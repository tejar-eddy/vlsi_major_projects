==> flow/design.v <==
module ahb_apb_bridge #( 
    parameter ADDR_WIDTH = 32, 
    parameter DATA_WIDTH = 32, 
    parameter NUM_SLAVES = 3 
)( 
    input  wire                    HCLK, 
    input  wire                    HRESETn, 
    input  wire [ADDR_WIDTH-1:0]   HADDR, 
    input  wire [1:0]              HTRANS, 
    input  wire                    HWRITE, 
    input  wire [2:0]              HSIZE, 
    input  wire [DATA_WIDTH-1:0]   HWDATA, 
    output reg  [DATA_WIDTH-1:0]   HRDATA, 
    output reg                     HREADY, 
    output reg  [1:0]              HRESP, 
    output reg  [ADDR_WIDTH-1:0]   PADDR, 
    output reg  [NUM_SLAVES-1:0]   PSEL, 
    output reg                     PENABLE, 
    output reg                     PWRITE, 
    output reg  [DATA_WIDTH-1:0]   PWDATA, 
    input  wire [DATA_WIDTH-1:0]   PRDATA, 
    input  wire                    PREADY, 
    input  wire                    PSLVERR 
); 
    typedef enum reg [1:0] { 
        IDLE   = 2'b00, 
        SETUP  = 2'b01, 
        ENABLE = 2'b10 
    } state_t; 
    state_t current_state, next_state; 
    reg [ADDR_WIDTH-1:0]  addr_reg; 
    reg                   write_reg; 
    reg [2:0]             size_reg; 
    reg [DATA_WIDTH-1:0]  wdata_reg; 
    function [NUM_SLAVES-1:0] decode_address; 
        input [ADDR_WIDTH-1:0] address; 
        begin 
            case(address[19:16])   
                4'h0: decode_address = 3'b001;   
                4'h1: decode_address = 3'b010;   
                4'h2: decode_address = 3'b100;   
                default: decode_address = 3'b000; 
            endcase 
        end 
    endfunction 
    always @(posedge HCLK or negedge HRESETn) begin 
        if (!HRESETn) begin 
            current_state <= IDLE; 
        end else begin 
            current_state <= next_state; 
        end 
    end 
    always @(*) begin 
        next_state = current_state; 
        case (current_state) 
            IDLE: begin 
                if (HTRANS == 2'b10 || HTRANS == 2'b11) begin  
                    next_state = SETUP; 
                end 
            end 
            SETUP: begin 
                next_state = ENABLE; 
            end 
            ENABLE: begin 
                if (PREADY) begin 
                    if (HTRANS == 2'b10 || HTRANS == 2'b11) begin 
                        next_state = SETUP;   
                    end else begin 
                        next_state = IDLE; 
                    end 
                end 
            end 
            default: next_state = IDLE; 
        endcase 
    end 
    always @(posedge HCLK or negedge HRESETn) begin 
        if (!HRESETn) begin 
            addr_reg  <= 0; 
            write_reg <= 0; 
            size_reg  <= 0; 
        end else if (current_state == IDLE && next_state == SETUP) begin 
            addr_reg  <= HADDR; 
            write_reg <= HWRITE; 
            size_reg  <= HSIZE; 
        end 
    end 
    always @(posedge HCLK or negedge HRESETn) begin 
        if (!HRESETn) begin 
            wdata_reg <= 0; 
        end else if (current_state == SETUP) begin 
            wdata_reg <= HWDATA; 
        end 
    end 
    always @(posedge HCLK or negedge HRESETn) begin 
        if (!HRESETn) begin 
            PADDR   <= 0; 
            PSEL    <= 0; 
            PENABLE <= 0; 
            PWRITE  <= 0; 
            PWDATA  <= 0; 
        end else begin 
            case (current_state) 
                IDLE: begin 
                    PSEL    <= 0; 
                    PENABLE <= 0; 
                end 
                SETUP: begin 
                    PADDR   <= addr_reg; 
                    PSEL    <= decode_address(addr_reg); 
                    PENABLE <= 0; 
                    PWRITE  <= write_reg; 
                    if (write_reg) begin 
                        PWDATA <= wdata_reg; 
                    end 
                end 
                ENABLE: begin 
                    PENABLE <= 1; 
                    if (PREADY) begin 
                        if (next_state == SETUP) begin 
                            PADDR   <= HADDR; 
                            PSEL    <= decode_address(HADDR); 
                            PENABLE <= 0; 
                            PWRITE  <= HWRITE; 
                        end else begin 
                            PSEL    <= 0; 
                            PENABLE <= 0; 
                        end 
                    end 
                end 
            endcase 
        end 
    end 
    always @(posedge HCLK or negedge HRESETn) begin 
        if (!HRESETn) begin 
            HREADY <= 1; 
            HRESP  <= 2'b00;  
            HRDATA <= 0; 
        end else begin 
            case (current_state) 
                IDLE: begin 
                    HREADY <= 1; 
                    HRESP  <= 2'b00; 
                end 
                SETUP: begin 
                    HREADY <= 0;   
                    HRESP  <= 2'b00; 
                end 
                ENABLE: begin 
                    if (PREADY) begin 
                        HREADY <= 1; 
                        HRESP  <= PSLVERR ? 2'b01 : 2'b00;  
                        if (!write_reg) begin 
                            HRDATA <= PRDATA; 
                        end 
                    end else begin 
                        HREADY <= 0;   
                    end 
                end 
            endcase 
        end 
    end 
endmodule 
---- Reports on ahb_apb_bridge ----
The steps from the RTL of ahb_apb_bridge to its reports follow in flow order.
Lines are those of the file above, counted from 1.
Operators carry their Yosys type and port widths (W data, S select, Z words).
Library cell names are shortened.
The mark -- stands for no value.
set-up
  top ..................................... ahb_apb_bridge
  clock ................................... HCLK
  cell library ............................ sky130hd
  library corner .......................... tt_025C_1v80

---- Word level ----
Source: Yosys, flattened and elaborated, memories not mapped. Widths are those after wreduce. Registers that Yosys merges into a memory's read port (data or address) are not register bits. Print and check cells do not count. Equal cells are merged and count once.
storage and ports
  register bits ........................... 171
  latch bits .............................. 0
  RAM bits ................................ 0
  ROM bits ................................ 0
  word width x clocked read ports ......... 0
  memories kept ........................... 0
  input port bits ......................... 106
  output and inout port bits .............. 104
  elaborated cells ........................ 60
cells by class
  add/subtract/negate cells ............... 0
  $mul .................................... 0
  divide/modulo/power cells ............... 0
  $lt $le $gt $ge ......................... 0
  eq/ne operators ......................... 11
  shift-type cells ........................ 0
  multiplexer cells ....................... 22
  bitwise operators ....................... 1
  reduce/logical cells .................... 14
operator list
  operator              count
  $pmux W32 S2          1
  $mux W32              2
  $pmux W3 S3           3
  $eq A4 B1 Y1 const B  2
  $eq A4 B2 Y1 const B  2
  $logic_not A4 Y1      2
  $eq A2 B2 Y1 const B  3
  $reduce_and A2 Y1     3
  $reduce_and A3 Y1     2
  $pmux W2 S3           1
  $mux W3               2
  $mux W2               3
  $mux W1               6
  $eq A2 B1 Y1 const B  2
  $ne A2 B2 Y1 const B  2
  $reduce_bool A2 Y1    2
  $pmux W2 S2           1
  $pmux W1 S2           2
  $reduce_bool A3 Y1    1
  $pmux W1 S3           1
  $logic_not A2 Y1      1
  $reduce_or A2 Y1      1
  $logic_and A1 B1 Y1   1
  $logic_or A1 B1 Y1    1
  $not A1 Y1            1

---- Longest topological paths ----
Depth = most cells in a row (Yosys ltp): at word level without a register or memory, in the mapped netlist without a sequential cell, where the memories' decode and read muxes count.
depth
  depth after elaboration ................. 9
  ABC_AREA ................................ 0
  gate-level depth with buffers ........... 6
  gate-level depth less buffers ........... 3

---- After synthesis ----
Source: synth_stat.txt of the flow (Yosys; design flattened, memories mapped). It holds for the ABC_AREA given above (unset counts as 0); a run with the other value may have another netlist.
Totals and module areas in this step are rounded.
synthesis totals
  cells in the netlist .................... 431
  cell area after synthesis ............... 7000 µm²
  area of sequential cells ................ 4280 µm²
  flip-flops .............................. 171
  buffer cells ............................ 25
cell types
  cell type  count  area in all (µm²)
  dfrtp_1    169    4.23E+03
  mux2_2     162    1824.25
  mux2_4     30     450.432
  buf_6      10     112.608
  dfstp_2    2      52.55
  buf_2      8      40.038
  mux2_1     3      33.782
  nand4b_1   3      26.275
  nor2_1     7      26.275
  and4b_1    2      20.019
  nand3_1    4      20.019
  a21oi_1    3      15.014
  nand2_1    4      15.014
  a31oi_1    2      12.512
  nand2b_1   2      12.512
  nor2b_1    2      12.512
  buf_1      3      11.261
  clkbuf_1   3      11.261
Other cell types: 10; their cells: 12.

---- Timing after synthesis ----
Source: OpenSTA report_checks on the synthesized netlist (no wires, ideal clock, input and output delay 20% of the period each), path of least setup slack; recovery checks are left aside. Register names are those of the netlist, which keeps one name where synthesis merged equal registers.
timing path after synthesis
  path kind ............................... input-to-reg
  start point ............................. in PREADY
  end point ............................... reg addr_reg[0]
  period .................................. 2.34 ns
  external input delay .................... 0.468 ns
  library setup time ...................... 0.125 ns
  launch time at the first pin ............ 0.468 ns
  arrival time ............................ 1.431 ns
  required time ........................... 2.215 ns
  setup slack ............................. 0.784 ns
  path delay .............................. 1.088 ns
  stages .................................. 5
  path buffers ............................ 2
  synthesis period reached ................ 1.556 ns
"path delay" = arrival - input delay + setup time.
"stages": output pins that drive a net of the path, with the launching flip-flop's if there is one; two outputs of one cell count as two.
"synthesis period reached" is the clock period less the worst setup slack; recovery checks do not enter. This is arithmetic on one report: input and output delays are still those of the set period (20% each).
Between the ends stands the longest chain of elaborated cells between them, by number of cells; it is not shown to be the way that was timed. Of several equally long chains one is given.
Each line given opens the expression or statement behind the cell; cells for indexed reads and writes are added by Yosys, which also makes memories of some case tables.
between the ends, after synthesis
  cell sequence ........................... nand2b_1 -> and4b_1 -> buf_2 -> buf_6 -> mux2_2
  length of the longest elaborated chain .. 4
  elaborated cells between the ends (all ways) .. 4
  those cells by class .................... eq/ne: 1; mux: 2; reduce/logical: 1
RTL lines, path after synthesis
  what                 RTL line  text
  from (decl)          22        input  wire                    PREADY,
  $mux W2              65        if (PREADY) begin
  $pmux W2 S3          55        case (current_state)
  $eq A2 B1 Y1         81        end else if (current_state == IDLE && next_state == SETUP) begin
  $logic_and A1 B1 Y1  81
  to (assign)          78        addr_reg  <= 0;
  to (assign)          82        addr_reg  <= HADDR;
  to (decl)            31        reg [ADDR_WIDTH-1:0]  addr_reg;

---- Worst path after layout ----
From the final timing report of job 1: the path of least setup slack in the routed layout; clock arrival at registers is part of the times.
timing path after layout
  path kind ............................... reg-to-output
  start point ............................. reg HREADY
  end point ............................... out HREADY
  period .................................. 2.88 ns
  external output delay ................... 0.58 ns
  launch time at the first pin ............ 0.41 ns
  arrival time ............................ 1.52 ns
  required time ........................... 2.30 ns
  setup slack ............................. 0.78 ns
  stages .................................. 2
  path buffers ............................ 1
A register here has more assigning lines than the two given.
between the ends, after layout
  cell sequence ........................... dfstp_2 -> clkdlybuf4s50_1
  length of the longest elaborated chain .. 0
  elaborated cells between the ends (all ways) .. 0
  RTL lines with such cells ............... 0
RTL lines, path after layout
  what           RTL line  text
  from (decl)    14        output reg                     HREADY,
  from (assign)  135       HREADY <= 1;
  from (assign)  141       HREADY <= 1;
  to (decl)      14

==> runs of ahb_apb_bridge <==
Measured data: module ahb_apb_bridge, platform sky130hd, 2 stored runs of the flow under differing settings, order arbitrary. Input and output delays are each 20% of the period that was set; the output load is 0.01 pF.
"reached clock period" is the run's clock period less its worst setup slack. It is reckoned from that one timing run; input and output delays stay at 20% of the period that was set.
"time of the worst setup path" = time allowed to the worst setup path (clock period - input delay - output delay, where it has them) - its slack; a late launch clock adds to it, a late capture clock takes from it.
By "power" is meant OpenSTA's value without simulated activity: inputs other than the clock are taken to toggle once in ten clock periods, and the tool carries that through the logic.
The measured numbers are rounded.

======== job 1 ========
==> flow/run.sh <==
#!/bin/bash
# the make line also repeats the synthesis and layout settings of config.mk as NAME=value (left out here)
make -C /OpenROAD-flow-scripts/flow DESIGN_CONFIG=/design/flow/config.mk WORK_HOME=/design/flow/orfs CLKGATE_MAP_FILE= finish
==> flow/config.mk <==
export PLATFORM = sky130hd
export DESIGN_NAME = ahb_apb_bridge
export DESIGN_NICKNAME = ahb_apb_bridge
export VERILOG_FILES = /design/flow/design.v
export SDC_FILE = /design/flow/constraint.sdc
export NUM_CORES = 4
export LEC_CHECK = 0
export CAP_MARGIN = 20
export CORE_MARGIN = 2
export CORE_UTILIZATION = 40
export SLEW_MARGIN = 20
==> flow/constraint.sdc <==
create_clock -name core_clock -period 2.88 [get_ports {HCLK}]
set_input_delay 0.5760 -clock core_clock [delete_from_list [all_inputs] [get_ports {HCLK}]]
set_output_delay 0.5760 -clock core_clock [all_outputs]
set_load 0.01 [all_outputs]

-------- measured, job 1 --------
  final design utilization ................ 57.4%
  standard-cell area after layout ......... 9860 µm²
  time of the worst setup path ............ 1.52 ns
  type of the worst setup path ............ reg-to-output
  area inside the die boundary ............ 18600 µm²
  area of the synthesized netlist ......... 7000 µm²
  total negative slack .................... 0.000 ns
  setup slack of the critical path ........ 0.783 ns
  reached clock period .................... 2.097 ns
  power ................................... 4940 µW

======== job 2 ========
==> flow/run.sh <==
#!/bin/bash
# the make line also repeats the synthesis and layout settings of config.mk as NAME=value (left out here)
make -C /OpenROAD-flow-scripts/flow DESIGN_CONFIG=/design/flow/config.mk WORK_HOME=/design/flow/orfs CLKGATE_MAP_FILE= finish
==> flow/config.mk <==
export PLATFORM = sky130hd
export DESIGN_NAME = ahb_apb_bridge
export DESIGN_NICKNAME = ahb_apb_bridge
export VERILOG_FILES = /design/flow/design.v
export SDC_FILE = /design/flow/constraint.sdc
export NUM_CORES = 4
export LEC_CHECK = 0
export CAP_MARGIN = 20
export CELL_PAD_IN_SITES_DETAIL_PLACEMENT = 2
export CORE_ASPECT_RATIO = 0.58
export CORE_MARGIN = 3
export CORE_UTILIZATION = 22
export GPL_ROUTABILITY_DRIVEN = 0
export MAX_ROUTING_LAYER = met4
export PLACE_DENSITY_LB_ADDON = 0.25
export SLEW_MARGIN = 20
==> flow/constraint.sdc <==
create_clock -name core_clock -period 1.0 [get_ports {HCLK}]
set_input_delay 0.2000 -clock core_clock [delete_from_list [all_inputs] [get_ports {HCLK}]]
set_output_delay 0.2000 -clock core_clock [all_outputs]
set_load 0.01 [all_outputs]

-------- measured, job 2 --------
  final design utilization ................ 36.5%
  standard-cell area after layout ......... 11400 µm²
  time of the worst setup path ............ 1.56 ns
  type of the worst setup path ............ reg-to-reg
  area inside the die boundary ............ 34100 µm²
  area of the synthesized netlist ......... 7000 µm²
  total negative slack .................... -83.7 ns
  setup slack of the critical path ........ -0.562 ns
  reached clock period .................... 1.562 ns
  power ................................... 14800 µW
